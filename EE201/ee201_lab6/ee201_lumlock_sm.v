==> flow/design.v <==
`timescale 1ns / 1ps
module ee201_lumlock_sm(Clk, reset, U, Z, Unlock, q_bad, q_opening, q_g1011, q_g1011get, q_g101, q_g101get, q_g10, q_g10get, q_g1, q_g1get, q_initial);
	input Clk,reset,U,Z;
	output Unlock;
	output q_bad, q_opening, q_g1011, q_g1011get, q_g101, q_g101get, q_g10, q_g10get, q_g1, q_g1get, q_initial;
	reg [10:0] state;
	assign { q_bad, q_opening, q_g1011, q_g1011get, q_g101, q_g101get, q_g10, q_g10get, q_g1, q_g1get, q_initial } = state;
	localparam
		qinitial		=	11'b00000000001,
		qg1get		=	11'b00000000010,
		qg1			=	11'b00000000100,
		qg10get		=	11'b00000001000,
		qg10			=	11'b00000010000,
		qg101get		=	11'b00000100000,
		qg101			=	11'b00001000000,
		qg1011get	=	11'b00010000000,
		qg1011		=	11'b00100000000,
		qopening		=	11'b01000000000,
		qbad			=	11'b10000000000;
	reg [25:0] Timerout_count;
	initial
	begin
	Timerout_count = 26'b00000000000000000000000000;
	end
	always @ (posedge q_opening)
	begin
		Timerout_count <= 26'b00000000000000000000000000;
	end
	always @ (posedge Clk)
	begin
		if (state == qopening)
			Timerout_count <= Timerout_count + 1;
	end
	assign timerout = Timerout_count[25];  
	always @ (posedge Clk, posedge reset)
	begin
		if (reset)
			state <= qinitial;
		else
		begin
			case (state)
				qinitial:
					if ({U,Z} == 2'b10)
						state <= qg1get;
				qg1get:
					if (U == 0)
						state <= qg1;
				qg1:
					if ({U,Z} == 2'b01)
						state <= qg10get;
					else if (U == 1'b1)
						state <= qbad;
				qg10get:
					if (Z == 1'b0)
						state <= qg10;
				qg10:
					if ({U,Z} == 2'b10)
						state <= qg101get;
					else if (Z == 1'b1)
						state <= qbad;
				qg101get:
					if (U == 1'b0)
						state <= qg101;
				qg101:
					if ({U,Z} == 2'b10)
						state <= qg1011get;
					else if (Z == 1'b1)
						state <= qbad;
				qg1011get:
					if (U == 1'b0)
						state <= qg1011;
				qg1011:
					state <= qopening;
				qopening:
					if (timerout == 1'b1)
						state <= qinitial;
				qbad:
					if ({U,Z} == 2'b00)
						state <= qinitial;
				default:
					state <= qinitial;
			endcase
		end
	end
	assign Unlock = qopening;
endmodule
Tool chain data of ee201_lumlock_sm
Tool output for the design above, in the order of the flow.
Line numbers count from 1 in the design file above.
Operators carry their Yosys type and port widths (W data, S select, Z words).
Cell names lack the library's common part.
A cell with - has no value.

design
  design top = ee201_lumlock_sm
  clock = Clk
  cell library = sky130hd
  library corner = tt_025C_1v80

Elaborated design
Yosys after proc, flatten, opt, wreduce and memory -nomap, before mapping. Memory bits, and registers merged into a memory's read port (data or address), are not among the register bits. Print and check cells are not counted. Equal cells are merged and count once.

storage and ports
  bits in registers = 11
  latch bits = 0
  RAM bits = 0
  memory bits (read-only) = 0
  word width x clocked read ports = 0
  memory cells = 0
  input bits = 4
  output and inout bits = 12
  word-level cells = 36

cells by class
  add/sub/neg operators = 0
  multiply operators = 0
  div/mod/pow operators = 0
  magnitude comparators = 0
  eq/ne operators = 20
  shift-type cells = 0
  multiplexer cells = 12
  bitwise gates (word level) = 1
  reduce/logical cells = 2

operators with widths
  cell                    number
  $pmux W11 S11           1
  $mux W11                11
  $ne A2 B2 Y1 const B    6
  $eq A11 B1 Y1 const B   1
  $eq A11 B10 Y1 const B  1
  $eq A11 B11 Y1 const B  1
  $eq A11 B2 Y1 const B   1
  $eq A11 B3 Y1 const B   1
  $eq A11 B4 Y1 const B   1
  $eq A11 B5 Y1 const B   1
  $eq A11 B6 Y1 const B   1
  $eq A11 B7 Y1 const B   1
  $eq A11 B8 Y1 const B   1
  $eq A11 B9 Y1 const B   1
  $reduce_and A8 Y1       1
  $ne A3 B3 Y1 const B    1
  $eq A2 B1 Y1 const B    1
  $eq A2 B2 Y1 const B    1
  $logic_not A2 Y1        1
  $not A1 Y1              1

Depth
Longest topological path by Yosys (ltp), each cell counted once; first at word level (registers and memories cut), then after technology mapping (sequential cells cut; the memories' decode and read muxes count).

depth
  depth after elaboration = 3
  ABC_AREA = 1
  mapped depth = 11
  mapped depth without buffers = 11

Mapped cells and area
The flow's flattened synthesis, as Yosys stat reports it; memories are mapped. The netlist is that of the ABC_AREA named above (0 if unset); the other value can give another one.
The area totals of this step are shown rounded.

cell types
  type       number  area in all (um^2)
  dfrtp_1    10      250.24
  nand2_1    43      161.405
  inv_1      14      52.55
  nor2_1     12      45.043
  nand2_2    5       31.28
  nand3_1    6       30.029
  dfstp_2    1       26.275
  nor2_2     4       25.024
  inv_2      6       22.522
  nand2_4    2       22.522
  nor2_8     1       20.019
  o21ai_0    4       20.019
  nand3_4    1       17.517
  a21oi_1    3       15.014
  nor3_1     3       15.014
  nor2_4     1       11.261
  nand3_2    1       10.01
  o2111ai_1  1       8.758

Not listed: further types 6, cells in them 6.

synthesis totals
  cell count = 124
  mapped area = 0.000825 mm^2
  area of sequential cells = 0.000277 mm^2
  flip-flop cells = 11
  buffer cells = 1

Worst setup path after synthesis
Source: OpenSTA report_checks on the synthesized netlist (no wires, ideal clock, input and output delay 20% of the period each), path of least setup slack; recovery checks are left aside. Register names are those of the netlist, which keeps one name where synthesis merged equal registers.

timing after synthesis
  path kind = register -> register
  from = register state[8]
  to = register state[10]
  period = 2.19 ns
  setup time = 0.116 ns
  launch time at the first pin = 0.000 ns
  data arrival time = 1.255 ns
  data required time = 2.074 ns
  path slack = 0.818 ns
  path delay = 1.371 ns
  stages on the path = 11
  path buffers = 0
  synthesis period reached = 1.372 ns

"path delay" = arrival - input delay + setup time.
"stages on the path": output pins that drive a net of the path, with the launching flip-flop's if there is one; two outputs of one cell count as two.
"synthesis period reached" = period - worst setup slack (recovery checks aside). The figure is calculated, with input and output delays left at 20% of the set period.
The rows between start and end are the longest chain of elaborated cells between them; the timing report does not say that the signal goes this way. Where chains are equally long, one stands for them.
Each line given opens the expression or statement behind the cell; cells for indexed reads and writes are added by Yosys, which also makes memories of some case tables.
At most two assigning lines are given for a register; there are more.

on the way, after synthesis
  cells stage by stage = dfrtp_1 nor2_2 nand2_4 nor2_8 nand3_1 nand2_1 inv_2 nand2_1 nor2_2 nand2_1 nand2_1
  length of the longest elaborated chain = 3
  elaborated cells between the ends (all ways) = 21
  classes of those cells = 18 x eq/ne; 1 x mux; 1 x logic; 1 x reduce/logical

ends and longest elaborated chain, after synthesis
  element            RTL line  text
  start, declared    6         reg [10:0] state;
  start, assigned    38        state <= qinitial;
  start, assigned    44        state <= qg1get;
  $eq A11 B11 Y1     41        case (state)
  $ne A2 B2 Y1       -
  $reduce_and A8 Y1  -
  end, assigned      38
  end, assigned      44
  end, declared      6

Path in the finished layout
From the final timing report of job 1: the path of least setup slack in the routed layout; clock arrival at registers is part of the times.

timing post-layout
  path kind = register -> output
  from = register state[0]
  to = output port q_initial
  period = 1.93 ns
  output delay = 0.39 ns
  launch time at the first pin = 0.29 ns
  data arrival time = 1.38 ns
  data required time = 1.54 ns
  path slack = 0.17 ns
  stages on the path = 2
  path buffers = 1

At most two assigning lines are given for a register; there are more.

on the way, post-layout
  cells stage by stage = dfstp_2 clkdlybuf4s50_1
  length of the longest elaborated chain = 0
  elaborated cells between the ends (all ways) = 0
  source lines of those cells = 0

ends and longest elaborated chain, post-layout
  element          RTL line  text
  start, declared  6         reg [10:0] state;
  start, assigned  38        state <= qinitial;
  start, assigned  44        state <= qg1get;
  end, declared    5         output q_bad, q_opening, q_g1011, q_g1011get, q_g101, q_g101get, q_g10, q_g10get, q_g1, q_g1get, q_initial;

==> runs of ee201_lumlock_sm <==
Top module ee201_lumlock_sm; platform sky130hd; tools Yosys and OpenROAD; 2 stored runs in no particular order. Input and output delays are each 20% of the period that was set; the output load is 0.01 pF.
"period reached" means the clock period less the worst setup slack. The figure is calculated, with input and output delays left at 20% of the set period.
Values from the reports are rounded here.
Settings: - = not set for that run.

setting or result                     job 1     job 2
period_ns                             1.93      2.44
CORE_UTILIZATION                      30        20
SETUP_SLACK_MARGIN                    0.01      -
PLACE_DENSITY_LB_ADDON                0.07      -
CORE_ASPECT_RATIO                     1.0       -
CELL_PAD_IN_SITES_DETAIL_PLACEMENT    0         -
ABC_AREA                              1         -
CTS_CLUSTER_SIZE                      78        -
MIN_ROUTING_LAYER                     met2      -
MAX_ROUTING_LAYER                     met4      -
CAP_MARGIN                            20        20
CORE_MARGIN                           2         2
SLEW_MARGIN                           20        20
worst slack on setup checks (ns)      0.165     0.151
summed negative setup slack (ns)      0.000     0.000
chip area in the Yosys report (mm^2)  0.000825  0.000792
die size (mm^2)                       0.00318   0.00448
final design utilization              0.384     0.302
period reached (ns)                   1.765     2.289
