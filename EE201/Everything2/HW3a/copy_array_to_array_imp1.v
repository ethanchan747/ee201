==> flow/design.v <==
`timescale 1 ns / 100 ps
module copy_array_to_array_imp1 (Reset, Clk, Start, Ack, Ms_of_I, Ns_of_J_Write, I, J);
input Reset, Clk;
input Start, Ack;
input [3:0] Ms_of_I;  
output Ns_of_J_Write;
output [3:0] I, J;  
wire Ns_of_J_Write;
reg [3:0] I,J;  
reg [2:0] state;
localparam
 INI   = 3'b000,
 LS2C  = 3'b001,
 C221  = 3'b010,
 C122  = 3'b011,
 DONE  = 3'b100,
 UNKN  = 3'bxxx;
localparam 
 Imax  = 4'b1001, Jmax = 4'b1001;  
assign Ns_of_J_Write = ( ((state == LS2C) && (Ms_of_I[3]) ) || (state == C221) || (state == C122) );
always @(posedge Clk, posedge Reset)  
 begin  
	   if (Reset) 
	       begin
	           I <= 4'bXXXX;
	           J <= 4'bXXXX;
			   state <= INI;
	       end
       else  
         begin
            case (state)  
                 INI:
					begin
                        if(Start) 
							state <= LS2C;
					   	I <= 4'b0000;
						J <= 4'b0000;
					end
                 LS2C:      
                    begin   
								if(I == 9)
									state <= C122;
								else if((I != 9) && (Ms_of_I[3] == 1))
									state <= C221;
								if(Ms_of_I[3] == 1)
									J = J + 1;
								if (I == 9)
									I = 0;
								else
									I = I +1;
					end
                 C221:       
					begin    
								if ( (I == 9) && (J != 9))
									state <= C122;
								else if (J == 9)
									state <= DONE;
								J = J + 1;
								if (I != 9 )
									I = I + 1;
								else if ( I == 9)
									I = 0;
                    end
                 C122:     
                    begin  
								if( J == 9)
									state <= DONE;					
									J = J + 1;
									I = I + 1;
                    end
                 DONE:
                    begin
                        if(Ack)
							state <= INI;
                    end
				default: 
                    begin
                         state <= UNKN;    
                    end
            endcase
         end   
 end  
 endmodule
# Reports on copy_array_to_array_imp1
# Tool output for the design above, in the order of the flow.
# Line numbers count from 1 in the design file above.
# Operators: Yosys type, input widths -> output width; for muxes data width and select width s.
# Cell names lack the library's common part.
# The mark - stands for no value.
dict set report setup {
  top {copy_array_to_array_imp1}
  clock {Clk}
  lib {sky130hd}
  corner {tt_025C_1v80}
}

# Word-level counts
# Counts by Yosys on the flattened word-level netlist (proc, flatten, opt, wreduce; memories kept). Register bits leave out memories and registers merged into their read ports (data or address). Print and check cells are left out. Cells with the same type and inputs are merged into one.
dict set report bits {
  input_bits 8
  wordCells 43
  ff_bits 11
  out_inout_bits 9
}
dict set report classes {
  add_sub_neg 2
  muxes 13
  n_reduce_logical 12
  eq_ne 13
}
# operator n
set op_table {}
lappend op_table {{$mux 3} 6}
lappend op_table {{$pmux 4 s4} 1}
lappend op_table {{$mux 4} 4}
lappend op_table {{$pmux 3 s5} 1}
lappend op_table {{$pmux 4 s3} 1}
lappend op_table {{$add 4x1->4 const B} 2}
lappend op_table {{$eq 4x4->1 const B} 2}
lappend op_table {{$ne 4x4->1 const B} 2}
lappend op_table {{$ne 2x2->1 const B} 3}
lappend op_table {{$eq 3x2->1 const B} 2}
lappend op_table {{$ne 3x3->1 const B} 2}
lappend op_table {{$reduce_and 2->1} 2}
lappend op_table {{$reduce_bool 4->1} 1}
lappend op_table {{$logic_and 1x1->1} 3}
lappend op_table {{$eq 3x1->1 const B} 1}
lappend op_table {{$eq 3x3->1 const B} 1}
lappend op_table {{$logic_not 3->1} 1}
lappend op_table {{$reduce_and 3->1} 1}
lappend op_table {{$reduce_bool 3->1} 1}
lappend op_table {{$logic_or 1x1->1} 2}
lappend op_table {{$reduce_or 2->1} 1}

# Longest topological paths
# Longest topological path by Yosys (ltp), each cell counted once; first at word level (registers and memories cut), then after technology mapping (sequential cells cut; the memories' decode and read muxes count).
dict set report depth {
  depth_word 5
  ABC_AREA 1
  mapped_depth 7
  ltp_nobuf 7
}

# After synthesis
# The flow's flattened synthesis, as Yosys stat reports it; memories are mapped. The netlist is that of the ABC_AREA named above (0 if unset); the other value can give another one.
# The area totals of this step are shown rounded.
# cell_type n area_total_um2
set by_type {}
lappend by_type {dfrtp_1 12 300.288}
lappend by_type {nand2_1 36 135.13}
lappend by_type {ha_1 4 50.048}
lappend by_type {inv_1 10 37.536}
lappend by_type {dfstp_2 1 26.275}
lappend by_type {nor2_1 5 18.768}
lappend by_type {xor2_1 2 17.517}
lappend by_type {o21ai_1 3 15.014}
lappend by_type {nand4_1 2 12.512}
lappend by_type {nor2_2 2 12.512}
lappend by_type {inv_2 3 11.261}
lappend by_type {nand2_4 1 11.261}
lappend by_type {o21bai_2 1 11.261}
lappend by_type {nand3_1 2 10.01}
lappend by_type {nand3_2 1 10.01}
lappend by_type {o21ai_0 2 10.01}
lappend by_type {o22ai_1 1 6.256}
lappend by_type {a21oi_1 1 5.005}
dict set report synth_totals {
  seqArea_um2 327
  area_um2 701
  ff_cells 13
  n_buf 0
  mapped_cells 89
}

# Timing after synthesis
# Source: OpenSTA report_checks on the synthesized netlist (no wires, ideal clock, input and output delay 20% of the period each), path of least setup slack; recovery checks are left aside. Register names are those of the netlist, which keeps one name where synthesis merged equal registers.
dict set report synth_timing {
  path_kind {input to output}
  from {input port Ms_of_I[3]}
  to {output port Ns_of_J_Write}
  t_first_pin_ps 618
  clock_period_ps 3090
  required_ps 2472
  setup_slack_ps 1701
  path_stages 2
  delay_ps 153
  out_delay_ps 618
  n_path_buf 0
  input_delay_ps 618
  arrival_time_ps 771
  period_less_setup_slack_ps 1389
}
# "delay_ps" = arrival - input delay + setup time.
# A path that ends at an output port has no setup time.
# "path_stages": output pins that drive a net of the path, with the launching flip-flop's if there is one; two outputs of one cell count as two.
# "period_less_setup_slack_ps" is the clock period less the worst setup slack; recovery checks do not enter. This is arithmetic on one report: input and output delays are still those of the set period (20% each).
# The rows between start and end are the longest chain of elaborated cells between them; the timing report does not say that the signal goes this way. Where chains are equally long, one stands for them.
# Each line given opens the expression or statement behind the cell; cells for indexed reads and writes are added by Yosys, which also makes memories of some case tables.
dict set report synth_via {
  path_cell_list {nand2_1 nand2_1}
  elab_chain_cells 3
  cone_cells 3
  cone_lines 1
  cone_classes {reduce/logical: 3}
}
# item line_no
set synth_rtl {}
lappend synth_rtl {{from (decl)} 5} ;# input [3:0] Ms_of_I;
lappend synth_rtl {{$logic_and 1x1->1} 20} ;# assign Ns_of_J_Write = ( ((state == LS2C) && (Ms_of_I[3]) ) || (state == C221) || (state == C122) );
lappend synth_rtl {{$logic_or 1x1->1 x2} 20}
lappend synth_rtl {{to (decl)} 6} ;# output Ns_of_J_Write;

Lab notebook: copy_array_to_array_imp1

Stored flow runs of copy_array_to_array_imp1 (2 of them; Yosys, OpenROAD, sky130hd). They differ in their settings and are not a sequence. Constraints: input delay and output delay 20% of the set period each, output load 0.01 pF.

# record 1
==> flow/run.sh <==
#!/bin/bash
# the make line also repeats the synthesis and layout settings of config.mk as NAME=value (left out here)
make -C /OpenROAD-flow-scripts/flow DESIGN_CONFIG=/design/flow/config.mk WORK_HOME=/design/flow/orfs CLKGATE_MAP_FILE= finish
==> flow/config.mk <==
export PLATFORM = sky130hd
export DESIGN_NAME = copy_array_to_array_imp1
export DESIGN_NICKNAME = copy_array_to_array_imp1
export VERILOG_FILES = /design/flow/design.v
export SDC_FILE = /design/flow/constraint.sdc
export NUM_CORES = 4
export LEC_CHECK = 0
export ABC_AREA = 1
export CAP_MARGIN = 10
export CELL_PAD_IN_SITES_DETAIL_PLACEMENT = 0
export CELL_PAD_IN_SITES_GLOBAL_PLACEMENT = 2
export CORE_MARGIN = 8
export CORE_UTILIZATION = 60
export GPL_TIMING_DRIVEN = 1
export HOLD_SLACK_MARGIN = 0.14
export MAX_ROUTING_LAYER = met4
export SETUP_SLACK_MARGIN = 0.45
export SLEW_MARGIN = 20
export TNS_END_PERCENT = 55
==> flow/constraint.sdc <==
create_clock -name core_clock -period 2.7 [get_ports {Clk}]
set_input_delay 0.5400 -clock core_clock [delete_from_list [all_inputs] [get_ports {Clk}]]
set_output_delay 0.5400 -clock core_clock [all_outputs]
set_load 0.01 [all_outputs]

==> record 1: results <==
outcome="unfinished; error GPL-0301 in placement"

# record 2
==> flow/run.sh <==
#!/bin/bash
# the make line also repeats the synthesis and layout settings of config.mk as NAME=value (left out here)
make -C /OpenROAD-flow-scripts/flow DESIGN_CONFIG=/design/flow/config.mk WORK_HOME=/design/flow/orfs CLKGATE_MAP_FILE= finish
==> flow/config.mk <==
export PLATFORM = sky130hd
export DESIGN_NAME = copy_array_to_array_imp1
export DESIGN_NICKNAME = copy_array_to_array_imp1
export VERILOG_FILES = /design/flow/design.v
export SDC_FILE = /design/flow/constraint.sdc
export NUM_CORES = 4
export LEC_CHECK = 0
export CAP_MARGIN = 10
export CELL_PAD_IN_SITES_GLOBAL_PLACEMENT = 2
export CORE_MARGIN = 9
export CORE_UTILIZATION = 60
export MAX_ROUTING_LAYER = met5
export PLACE_DENSITY_LB_ADDON = 0.12
export SETUP_SLACK_MARGIN = 0.14
export SLEW_MARGIN = 20
export TNS_END_PERCENT = 70
==> flow/constraint.sdc <==
create_clock -name core_clock -period 2.35 [get_ports {Clk}]
set_input_delay 0.4700 -clock core_clock [delete_from_list [all_inputs] [get_ports {Clk}]]
set_output_delay 0.4700 -clock core_clock [all_outputs]
set_load 0.01 [all_outputs]

==> record 2: results <==
outcome="unfinished; error FLW-0024 in placement"
